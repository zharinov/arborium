==> flow/design.v <==
module state_machine (
    input wire clock,
    input wire enable,
    input wire reset_n,
    input wire pos_edge,
    input wire neg_edge,
    output wire manchester_clock,
    output wire manchester_data,
    output reg transmission_begin
);
    reg [3:0] timer, next_timer;
    localparam half_period = 9,  
               quarter_period = 4;  
    reg [1:0] state, next_state;
    localparam state_armed                    = 2'd0,
               state_timing                   = 2'd1,
               state_looking_for_edge         = 2'd2,
               state_found_edge               = 2'd3;
    reg decoded, next_decoded;
    reg clock_mask, next_clock_mask;
    assign manchester_data = decoded;
    assign manchester_clock = clock_mask;
    reg transmission_begin_next;
    always @(posedge clock) begin
        if (!reset_n) begin
            timer <= 0;
            state <= state_armed;
            decoded <= 0;
            clock_mask <= 0;
            transmission_begin <= 0;
        end else if (enable) begin
            timer <= next_timer;
            state <= next_state;
            decoded <= next_decoded;
            clock_mask <= next_clock_mask;
            transmission_begin <= transmission_begin_next;
        end
    end
    always @(*) begin
        next_state = state;
        next_decoded = decoded;
        next_timer = 0;
        next_clock_mask = 0;
        transmission_begin_next = 0;
        case (state)
            state_armed: if (pos_edge) begin
                next_state = state_timing;
                transmission_begin_next = 1;
            end
            state_timing: begin
                next_timer = timer + 1;
                if (timer > quarter_period) begin
                    next_timer = 0;
                    next_state = state_looking_for_edge;
                end
            end
            state_looking_for_edge: begin
                next_timer = timer + 1;
                if (pos_edge) begin
                    next_decoded = 0;
                    next_clock_mask = 1;
                    next_timer = 0;
                    next_state = state_found_edge;
                end else if (neg_edge) begin
                    next_decoded = 1;
                    next_clock_mask = 1;
                    next_timer = 0;
                    next_state = state_found_edge;
                end else if (timer >= half_period) begin
                    next_timer = 0;
                    next_state = state_armed;
                end
            end
            state_found_edge: begin
                next_timer = timer + 1;
                if (timer >= quarter_period) begin
                    next_timer = 0;
                    next_state = state_timing;
                end
            end
        endcase
    end
endmodule
# From RTL to reports: state_machine
# The steps from the RTL of state_machine to its reports follow in flow order.
# Lines are those of the file above, counted from 1.
# Operators: Yosys type, input widths -> output width; for muxes data width and select width s.
# Not given: -
# setup
top	state_machine
clock_port	clock
lib	sky130hd
corner	tt_025C_1v80

# After elaboration
# Yosys after proc, flatten, opt, wreduce and memory -nomap, before mapping. Memory bits, and registers merged into a memory's read port (data or address), are not among the register bits. Print and check cells are not counted. Equal cells are merged and count once.
# word_totals
ff_bits	9
# op_classes
add_sub_neg	1
cmp	3
n_eq	8
muxes	21
bitwise	1
reduce_and_logical	5
# op_table
operator	n
$mux 4	5
$pmux 4 s4	1
$mux 2	6
$pmux 2 s4	1
$ne 2x2->1 const B	3
$reduce_or 3->1	2
$mux 1	6
$reduce_and 5->1	1
$eq 2x2->1 const B	2
$add 4x1->4 const B	1
$ge 4x3->1 const B	1
$gt 4x3->1 const B	1
$ge 4x4->1 const B	1
$ne 4x4->1 const B	1
$pmux 1 s2	2
$ne 3x3->1 const B	1
$reduce_and 3->1	1
$eq 2x1->1 const B	1
$logic_not 2->1	1
$not 1->1	1

# Depth
# Longest topological path by Yosys (ltp), each cell counted once; first at word level (registers and memories cut), then after technology mapping (sequential cells cut; the memories' decode and read muxes count).
# depth
word_depth	5
abc_area	0
ltp_mapped	6
mapped_depth_nobuf	6

# Synthesis result
# Yosys stat after the flow's synthesis: flattened, memories mapped to cells. It holds for the ABC_AREA given above (unset counts as 0); a run with the other value may have another netlist.
# Totals and module areas in this step are rounded.
# mapped
cell_count	74
mapped_area_mm2	0.0006143
sequential_area_mm2	0.0002202
ff_cells	11
# by_type
cell	n
sky130_fd_sc_hd__dfxtp_1	11
sky130_fd_sc_hd__nand2_1	12
sky130_fd_sc_hd__ha_1	3
sky130_fd_sc_hd__nand3_1	5
sky130_fd_sc_hd__or3b_4	2
sky130_fd_sc_hd__a21oi_1	4
sky130_fd_sc_hd__nor2_1	5
sky130_fd_sc_hd__xnor2_1	2
sky130_fd_sc_hd__a21boi_0	2
sky130_fd_sc_hd__o211ai_1	2
sky130_fd_sc_hd__o21ai_0	3
sky130_fd_sc_hd__clkbuf_8	1
sky130_fd_sc_hd__a31oi_1	2
sky130_fd_sc_hd__nor2b_1	2
sky130_fd_sc_hd__nor3b_2	1
sky130_fd_sc_hd__buf_6	1
sky130_fd_sc_hd__inv_1	3
sky130_fd_sc_hd__o221a_2	1
# Other cell types: 10; their cells: 12.

# Worst setup path after synthesis
# Source: OpenSTA report_checks on the synthesized netlist (no wires, ideal clock, input and output delay 20% of the period each), path of least setup slack; recovery checks are left aside. Register names are those of the netlist, which keeps one name where synthesis merged equal registers.
# synth_path
path_kind	reg-to-reg
startpoint	register timer[0]
endpoint	register timer[1]
tclk_ps	3090
arrival_ps	1343
required_ps	2961
slack_ps	1618
path_delay_ps	1472
path_stages	7
path_buffers	0
synth_period_reached_ps	1472
# "path_delay_ps" = arrival - input delay + setup time.
# "path_stages" counts driving pins, that of a launching flip-flop among them; a cell with two outputs on the path counts twice.
# "synth_period_reached_ps" = period - worst setup slack (recovery checks aside). The figure is calculated, with input and output delays left at 20% of the set period.
# Between the ends stands the longest chain of elaborated cells between them, by number of cells; it is not shown to be the way that was timed. Of several equally long chains one is given.
# Each line given opens the expression or statement behind the cell; cells for indexed reads and writes are added by Yosys, which also makes memories of some case tables.
# synth_between
cell_sequence	sky130_fd_sc_hd__dfxtp_1 > sky130_fd_sc_hd__inv_1 > sky130_fd_sc_hd__ha_1 > sky130_fd_sc_hd__and2b_2 > sky130_fd_sc_hd__nor3b_2 > sky130_fd_sc_hd__nor4b_1 > sky130_fd_sc_hd__o21ai_1
elab_chain_len	5
cone_cells	10
cone_classes	1 x add/sub; 3 x compare; 6 x mux
# synth_lines
element	line	source
from (decl)	11	reg [3:0] timer, next_timer;
from (assign)	26	timer <= 0;
from (assign)	32	timer <= next_timer;
$add 4x1->4	58	next_timer = timer + 1;
$mux 4	69	end else if (timer >= half_period) begin
$mux 4	64	end else if (neg_edge) begin
$mux 4	59	if (pos_edge) begin
$pmux 4 s4	45	case (state)
to (assign)	26
to (assign)	32
to (decl)	11

# Worst path after layout
# Path of least setup slack in the final report of run 1 (OpenROAD, finished layout, wires in). Where an end is a register, its clock arrival counts in the times.
# The report prints the path's times to 10 ps; the period is as set.
# layout_path
path_kind	reg-to-reg
startpoint	register timer[0]
endpoint	register timer[2]
tclk_ps	1820
arrival_ps	1830
required_ps	1970
slack_ps	140
path_stages	7
path_buffers	0
# Between the ends stands the longest chain of elaborated cells between them, by number of cells; it is not shown to be the way that was timed. Of several equally long chains one is given.
# layout_between
cell_sequence	sky130_fd_sc_hd__dfxtp_1 > sky130_fd_sc_hd__inv_1 > sky130_fd_sc_hd__ha_1 > sky130_fd_sc_hd__and2b_2 > sky130_fd_sc_hd__nor3b_2 > sky130_fd_sc_hd__nor4b_1 > sky130_fd_sc_hd__a21oi_1
elab_chain_len	5
cone_cells	10
cone_classes	1 x add/sub; 3 x compare; 6 x mux
# layout_lines
element	line	source
from (decl)	11	reg [3:0] timer, next_timer;
from (assign)	26	timer <= 0;
from (assign)	32	timer <= next_timer;
$add 4x1->4	58	next_timer = timer + 1;
$mux 4	69	end else if (timer >= half_period) begin
$mux 4	64	end else if (neg_edge) begin
$mux 4	59	if (pos_edge) begin
$pmux 4 s4	45	case (state)
to (assign)	26
to (assign)	32
to (decl)	11

# Measured data: module state_machine, platform sky130hd, 2 stored runs of the flow under differing settings, order arbitrary. Input and output delays are each 20% of the period that was set; the output load is 0.01 pF.
# "period_reached_ps" = clock period - worst setup slack. The figure is calculated, with input and output delays left at 20% of the set period.
# "worst_path_time_ps" = time allowed to the worst setup path (clock period - input delay - output delay, where it has them) - its slack; a late launch clock adds to it, a late capture clock takes from it.
# "power_mw" is the tool's figure for a default switching activity; nothing was simulated.
# "worst_path_time_ps" is known to 10 ps.
# Measured values are rounded.
# A setting shown as . is not set for that run.
stored run	period_ns	CAP_MARGIN	CORE_MARGIN	CORE_UTILIZATION	SLEW_MARGIN	SETUP_SLACK_MARGIN	PLACE_DENSITY_LB_ADDON	CELL_PAD_IN_SITES_DETAIL_PLACEMENT	ABC_AREA	post_route_util_frac	hold_worst_slack_ps	timing.setup.ws_ps	worst_path_time_ps	path_kind	power_mw	finish.stdcell_area_mm2	dieArea_mm2	period_reached_ps	setupTns_ps	synth_chip_area_mm2
run 1	1.82	20	2	40	20	.	.	.	.	0.495	493	140	1680	reg-to-reg	0.5135	0.0007282	0.001865	1680	0	0.0006143
run 2	2.11	20	10	40	20	0.12	0.3	0	0	0.48	484	503	1610	reg-to-reg	0.4366	0.0007057	0.003503	1607	0	0.0006143
